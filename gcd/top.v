==> flow/design.v <==
module comp(a,b,gt,eq,lt);
input [7:0] a,b;
output gt,eq,lt;
assign gt=(a>b);
assign eq=(a==b);
assign lt=(a<b);
endmodule
module mux8bus2to1(a,b,sel,out);
input [7:0] a,b;
input sel;
output [7:0] out;
assign out = sel?a:b;
endmodule
module pipo(rst,clk,ld,in,out);
input clk,rst,ld;
input [7:0] in;
output reg [7:0] out;
always @(posedge clk, posedge rst)
begin
    if(rst)
    out<=8'b0;
    else if (ld)
    out<=in;
end
endmodule
module subs(a,b,out);
input [7:0] a,b;
output [7:0] out;
assign out=a-b;
endmodule
module top_gcd(rst,clk,go,data_in1,data_in2,done,out); input rst,clk,go;
input [7:0] data_in1,data_in2;
output done;
output [7:0] out;
wire a_sel,b_sel,a_ld,b_ld,output_en,a_gt_b,a_eq_b,a_lt_b;
datapath_gcd u1(rst,clk,data_in1,data_in2,a_sel,b_sel,a_ld,b_ld,output_en,out,a_gt_b,a_eq_b,a_lt_b); 
controller_gcd u2(rst,clk,go,a_gt_b,a_lt_b,a_eq_b,a_sel,b_sel,a_ld,b_ld,done,output_en);
endmodule
module datapath_gcd(rst,clk,data_in1,data_in2,a_sel,b_sel,a_ld,b_ld,output_en,data_out,a_gt_b,a_eq_b ,a_lt_b);
input rst,clk;
input [7:0] data_in1,data_in2;
input a_sel,b_sel,a_ld,b_ld,output_en;
output [7:0] data_out;
output a_gt_b,a_eq_b,a_lt_b;
wire[7:0] ta_out,tb_out,sub_a,sub_b,ta_in,tb_in;
mux8bus2to1 amux (data_in1,sub_a,a_sel,ta_in), bmux (data_in2,sub_b,b_sel,tb_in);
pipo pipo_a (rst,clk,a_ld,ta_in,ta_out),
pipo_b (rst,clk,b_ld,tb_in,tb_out),
pipo_out (rst,clk,output_en,ta_out,data_out);
comp comp1 (ta_out,tb_out,a_gt_b,a_eq_b,a_lt_b);
subs subs_a (ta_out,tb_out,sub_a), subs_b (tb_out,ta_out,sub_b);
endmodule
module controller_gcd(rst,clk,go,a_gt_b,a_lt_b,a_eq_b,a_sel,b_sel,a_ld,b_ld,done,output_en); 
input rst,clk,go,a_gt_b,a_lt_b,a_eq_b;
output reg a_sel,b_sel,a_ld,b_ld,done,output_en;
reg [4:0] state;
parameter s0=0,s1=1,s2=2,s3=3,s4=4,s5=5,s6=6,s7=7,s8=8;
always @(posedge clk,posedge rst) begin
if(rst)
state<=s0; else
case(state) s0: begin
if(go) state<=s1;
else state<=s0;
end
s1: state<=s2; s2: state<=s3; s3: begin
if(a_eq_b) state<=s7;
else if(a_gt_b) state<=s5;
else if(a_lt_b) state<=s4;
end
s4: state<=s6;
s5: state<=s6;
s6: state<=s3;
s7: state<=s8;
s8: state<= rst? s0:s8; default: state<=s0; endcase
end
always @(state)
begin
case(state)
s0: begin a_sel=1'b0; b_sel=1'b0;
a_ld=1'b0; b_ld=1'b0;
done=1'b0; output_en=1'b0; end
s1: begin
a_sel=1'b1; b_sel=1'b1; a_ld=1'b1; b_ld=1'b1; done=1'b0; output_en=1'b0; end
s2: begin
a_sel=1'b0; b_sel=1'b0; a_ld=1'b0; b_ld=1'b0; done=1'b0; output_en=1'b0; end
s3: begin
a_sel=1'b0; b_sel=1'b0; a_ld=1'b0; b_ld=1'b0; done=1'b0; output_en=1'b0; end
s4: begin
a_sel=1'b1; b_sel=1'b0; a_ld=1'b0; b_ld=1'b1; done=1'b0; output_en=1'b0; end
s5: begin
a_sel=1'b0; b_sel=1'b1; a_ld=1'b1; b_ld=1'b0; done=1'b0; output_en=1'b0; end
s6: begin
a_sel=1'b0; b_sel=1'b0; a_ld=1'b0; b_ld=1'b0; done=1'b0; output_en=1'b0; end
s7: begin
a_sel=1'b0; b_sel=1'b0; a_ld=1'b0; b_ld=1'b0; done=1'b1; output_en=1'b1; end
s8: begin
a_sel=1'b0; b_sel=1'b0; a_ld=1'b0; b_ld=1'b0; done=1'b1; output_en=1'b1; end
default: begin
a_sel=1'b0; b_sel=1'b0; a_ld=1'b0; b_ld=1'b0; done=1'b0; output_en=1'b0; end
endcase end
endmodule
* Step by step through the tools: top_gcd
Tool output for the design above, in the order of the flow. Line numbers count from 1 in the design file above. Operators carry their Yosys type and port widths (W data, S select, Z words). Library cell names are shortened. A cell with n/a has no value.
Inputs: design top top_gcd, clock port clk, standard-cell library sky130hd, timing corner tt_025C_1v80

* After elaboration
Counts by Yosys on the flattened word-level netlist (proc, flatten, opt, wreduce; memories kept). Register bits leave out memories and registers merged into their read ports (data or address). Print and check cells are left out. Cells with the same type and inputs are merged into one. Memory sizes are those after Yosys's memory passes, which may raise the word count (mostly to a power of two), join words into wider ones and drop unused or constant bits.
Word-level totals: memory cells 1, word-level cells 31, bits in read-only memories 96, output and inout port bits 9, input bits 19, register bits 29
Memory list:
- (name not given) | depth 16, bits a word 6, read ports 1, wr ports 0, line 78 | case(state)
Operators by class: reductions and logical operators 3, add/sub/neg operators 2, muxes and demuxes 9, equality and inequality tests 10, order comparisons 2
Operator list (number):
- $pmux W5 S7 | 1
- $eq A5 B3 Y1 const B | 4
- $sub A8 B8 Y8 | 2
- $mux W8 | 2
- $mux W5 | 3
- $eq A5 B2 Y1 const B | 2
- $gt A8 B8 Y1 | 1
- $lt A8 B8 Y1 | 1
- $eq A8 B8 Y1 | 1
- $mux W6 | 1
- $eq A5 B1 Y1 const B | 1
- $eq A5 B4 Y1 const B | 1
- $logic_not A5 Y1 | 1
- $reduce_or A2 Y1 | 2
- $ne A4 B4 Y1 const B | 1
- $mux W4 | 1
- $mux W1 | 1

* Depth
Yosys ltp: most cells in a row. Word level: on the elaborated netlist, between registers, memories and ports. Mapped: between sequential cells and ports; inverters and the memories' decode and read muxes count.
Logic depth: depth in word-level cells 5, ABC_AREA 0, mapped depth 8, gate-level depth less buffers 8

* Netlist
Source: synth_stat.txt of the flow (Yosys; design flattened, memories mapped). It holds for the ABC_AREA given above (unset counts as 0); a run with the other value may have another netlist.
Synthesis totals: buffer cells 12, sequential part of the area 700.7 sq um, cell area after synthesis 1878.1 sq um, flip-flops 28, cell count 216
Cells by type:
- dfrtp_1 | number 28, area in all 700.672 sq um
- ha_1 | number 15, area in all 187.68 sq um
- nand2_1 | number 24, area in all 90.086 sq um
- inv_1 | number 20, area in all 75.072 sq um
- o21ai_0 | number 14, area in all 70.067 sq um
- a21oi_1 | number 12, area in all 60.058 sq um
- nand3_1 | number 9, area in all 45.043 sq um
- o21ai_1 | number 9, area in all 45.043 sq um
- xnor2_1 | number 5, area in all 43.792 sq um
- buf_2 | number 8, area in all 40.038 sq um
- fa_1 | number 2, area in all 40.038 sq um
- o211ai_1 | number 5, area in all 37.536 sq um
- nor3_1 | number 7, area in all 35.034 sq um
- xor2_1 | number 4, area in all 35.034 sq um
- mux2_2 | number 3, area in all 33.782 sq um
- nor2_1 | number 9, area in all 33.782 sq um
- a211oi_1 | number 4, area in all 30.029 sq um
- a31oi_1 | number 4, area in all 25.024 sq um
Not listed: further types 19, cells in them 34. The figures by module come from a second, unflattened synthesis with its own total; it is not the netlist above.
Second synthesis, totals: cells (unflattened synthesis) 219, area total of the unflattened synthesis 2458.6 sq um
Rows give one instance, submodules left out.
By module:
- pipo | seq. area 200.2 sq um, cells 18, area 335.3 sq um, instances 3
- subs | seq. area 0.0 sq um, cells 43, area 331.6 sq um, instances 2
- controller_gcd | seq. area 100.1 sq um, cells 32, area 301.5 sq um, instances 1
- mux8bus2to1 | seq. area 0.0 sq um, cells 9, area 131.4 sq um, instances 2
- comp | seq. area 0.0 sq um, cells 29, area 225.2 sq um, instances 1
- datapath_gcd | seq. area 0.0 sq um, cells 0, area 0.0 sq um, instances 1
- top_gcd | seq. area 0.0 sq um, cells 0, area 0.0 sq um, instances 1

* Timing after synthesis
OpenSTA on the mapped netlist: ideal clock, no wires. The path of least setup slack (recovery checks aside). Input and output delay are each 20% of the period. Register names are those of the netlist, which keeps one name where synthesis merged equal registers.
Path after synthesis: path type register to register, start point reg u1.pipo_a.out[4], end point reg u1.pipo_a.out[7], data arrival time 1.790 ns, buffers on the path 1, required time 1.922 ns, library setup time 0.068 ns, launch time at the first pin 0.000 ns, stages 9, setup slack 0.132 ns, path delay 1.858 ns, period 1.99 ns, period reached after synthesis 1.858 ns
"path delay" = arrival - input delay + setup time. "stages": output pins that drive a net of the path, with the launching flip-flop's if there is one; two outputs of one cell count as two. "period reached after synthesis" = period - worst setup slack (recovery checks aside). The figure is calculated, with input and output delays left at 20% of the set period. The rows between start and end are the longest chain of elaborated cells between them; the timing report does not say that the signal goes this way. Where chains are equally long, one stands for them. Each line given opens the expression or statement behind the cell; cells for indexed reads and writes are added by Yosys, which also makes memories of some case tables.
Between the ends, after synthesis: cells stage by stage dfrtp_1 -> inv_1 -> ha_1 -> buf_2 -> a211oi_1 -> nor2_1 -> a311oi_1 -> mux2_2 -> nand3_1, length of the longest elaborated chain 2, elaborated cells between the ends (all ways) 2, source lines of those cells 2, those cells by class add/sub (1); mux (1)
RTL lines, path after synthesis:
- start: declaration | line 17 | output reg [7:0] out;
- start: assignment | line 21 | out<=8'b0;
- start: assignment | line 23 | out<=in;
- $sub A8 B8 Y8 | line 29 | assign out=a-b;
- $mux W8 | line 12 | assign out = sel?a:b;
- end: assignment | line 21
- end: assignment | line 23
- end: declaration | line 17

* Timing after layout
From the final timing report of run B: the path of least setup slack in the routed layout; clock arrival at registers is part of the times.
Path post-layout: path type register to output, start point reg u2.state[3], end point out done, period 2.46 ns, data arrival time 1.85 ns, required time 1.97 ns, external output delay 0.49 ns, stages 5, setup slack 0.12 ns, buffers on the path 1, launch time at the first pin 0.27 ns
The rows between start and end are the longest chain of elaborated cells between them; the timing report does not say that the signal goes this way. Where chains are equally long, one stands for them. A memory read counts as a cell of the chain, while the word-level depth stops at memories. At most two assigning lines are given for a register; there are more.
Between the ends, post-layout: cells stage by stage dfrtp_2 -> or3_1 -> and2_1 -> inv_1 -> clkdlybuf4s50_1, length of the longest elaborated chain 2, elaborated cells between the ends (all ways) 2, source lines of those cells 1, those cells by class mux (1); memory (1)
RTL lines, path post-layout:
- start: declaration | line 56 | reg [4:0] state;
- start: assignment | line 60 | state<=s0; else
- start: assignment | line 62 | if(go) state<=s1;
- $mem_v2 Z16 W6 | line 78 | case(state)
- $mux W6 | line 78
- end: declaration | line 33 | output done;

## Implementation results

Measured data: module top_gcd, platform sky130hd, 2 stored runs of the flow under differing settings, order arbitrary. Input and output delays are each 20% of the period that was set; the output load is 0.01 pF.
"power consumption": no workload was simulated; the value follows from the tool's default switching activity.

[run A] flow files
==> flow/run.sh <==
#!/bin/bash
# the make line also repeats the synthesis and layout settings of config.mk as NAME=value (left out here)
make -C /OpenROAD-flow-scripts/flow DESIGN_CONFIG=/design/flow/config.mk WORK_HOME=/design/flow/orfs CLKGATE_MAP_FILE= finish
==> flow/config.mk <==
export PLATFORM = sky130hd
export DESIGN_NAME = top_gcd
export DESIGN_NICKNAME = top_gcd
export VERILOG_FILES = /design/flow/design.v
export SDC_FILE = /design/flow/constraint.sdc
export NUM_CORES = 4
export LEC_CHECK = 0
export CAP_MARGIN = 20
export CELL_PAD_IN_SITES_DETAIL_PLACEMENT = 0
export CORE_MARGIN = 2
export CORE_UTILIZATION = 71
export CTS_CLUSTER_SIZE = 68
export MAX_ROUTING_LAYER = met4
export MIN_ROUTING_LAYER = met1
export PLACE_DENSITY_LB_ADDON = 0.08
export SETUP_SLACK_MARGIN = 0.03
export SLEW_MARGIN = 30
==> flow/constraint.sdc <==
create_clock -name core_clock -period 1.38 [get_ports {clk}]
set_input_delay 0.2760 -clock core_clock [delete_from_list [all_inputs] [get_ports {clk}]]
set_output_delay 0.2760 -clock core_clock [all_outputs]
set_load 0.01 [all_outputs]

[run A] result: did not finish, placement stopped with DPL-0038

[run B] flow files
==> flow/run.sh <==
#!/bin/bash
# the make line also repeats the synthesis and layout settings of config.mk as NAME=value (left out here)
make -C /OpenROAD-flow-scripts/flow DESIGN_CONFIG=/design/flow/config.mk WORK_HOME=/design/flow/orfs CLKGATE_MAP_FILE= finish
==> flow/config.mk <==
export PLATFORM = sky130hd
export DESIGN_NAME = top_gcd
export DESIGN_NICKNAME = top_gcd
export VERILOG_FILES = /design/flow/design.v
export SDC_FILE = /design/flow/constraint.sdc
export NUM_CORES = 4
export LEC_CHECK = 0
export CAP_MARGIN = 20
export CORE_MARGIN = 2
export CORE_UTILIZATION = 40
export SLEW_MARGIN = 20
==> flow/constraint.sdc <==
create_clock -name core_clock -period 2.46 [get_ports {clk}]
set_input_delay 0.4920 -clock core_clock [delete_from_list [all_inputs] [get_ports {clk}]]
set_output_delay 0.4920 -clock core_clock [all_outputs]
set_load 0.01 [all_outputs]

[run B] result: mapped cell area after synthesis 1,878.1 sq um; sum of negative setup slack 0.000 ns; area of the die 5,259.1 sq um; worst hold slack in the final report 0.490 ns; power consumption 0.003623 W; standard-cell area of the final layout 2,273.4 sq um; setup slack of the critical path 0.120 ns
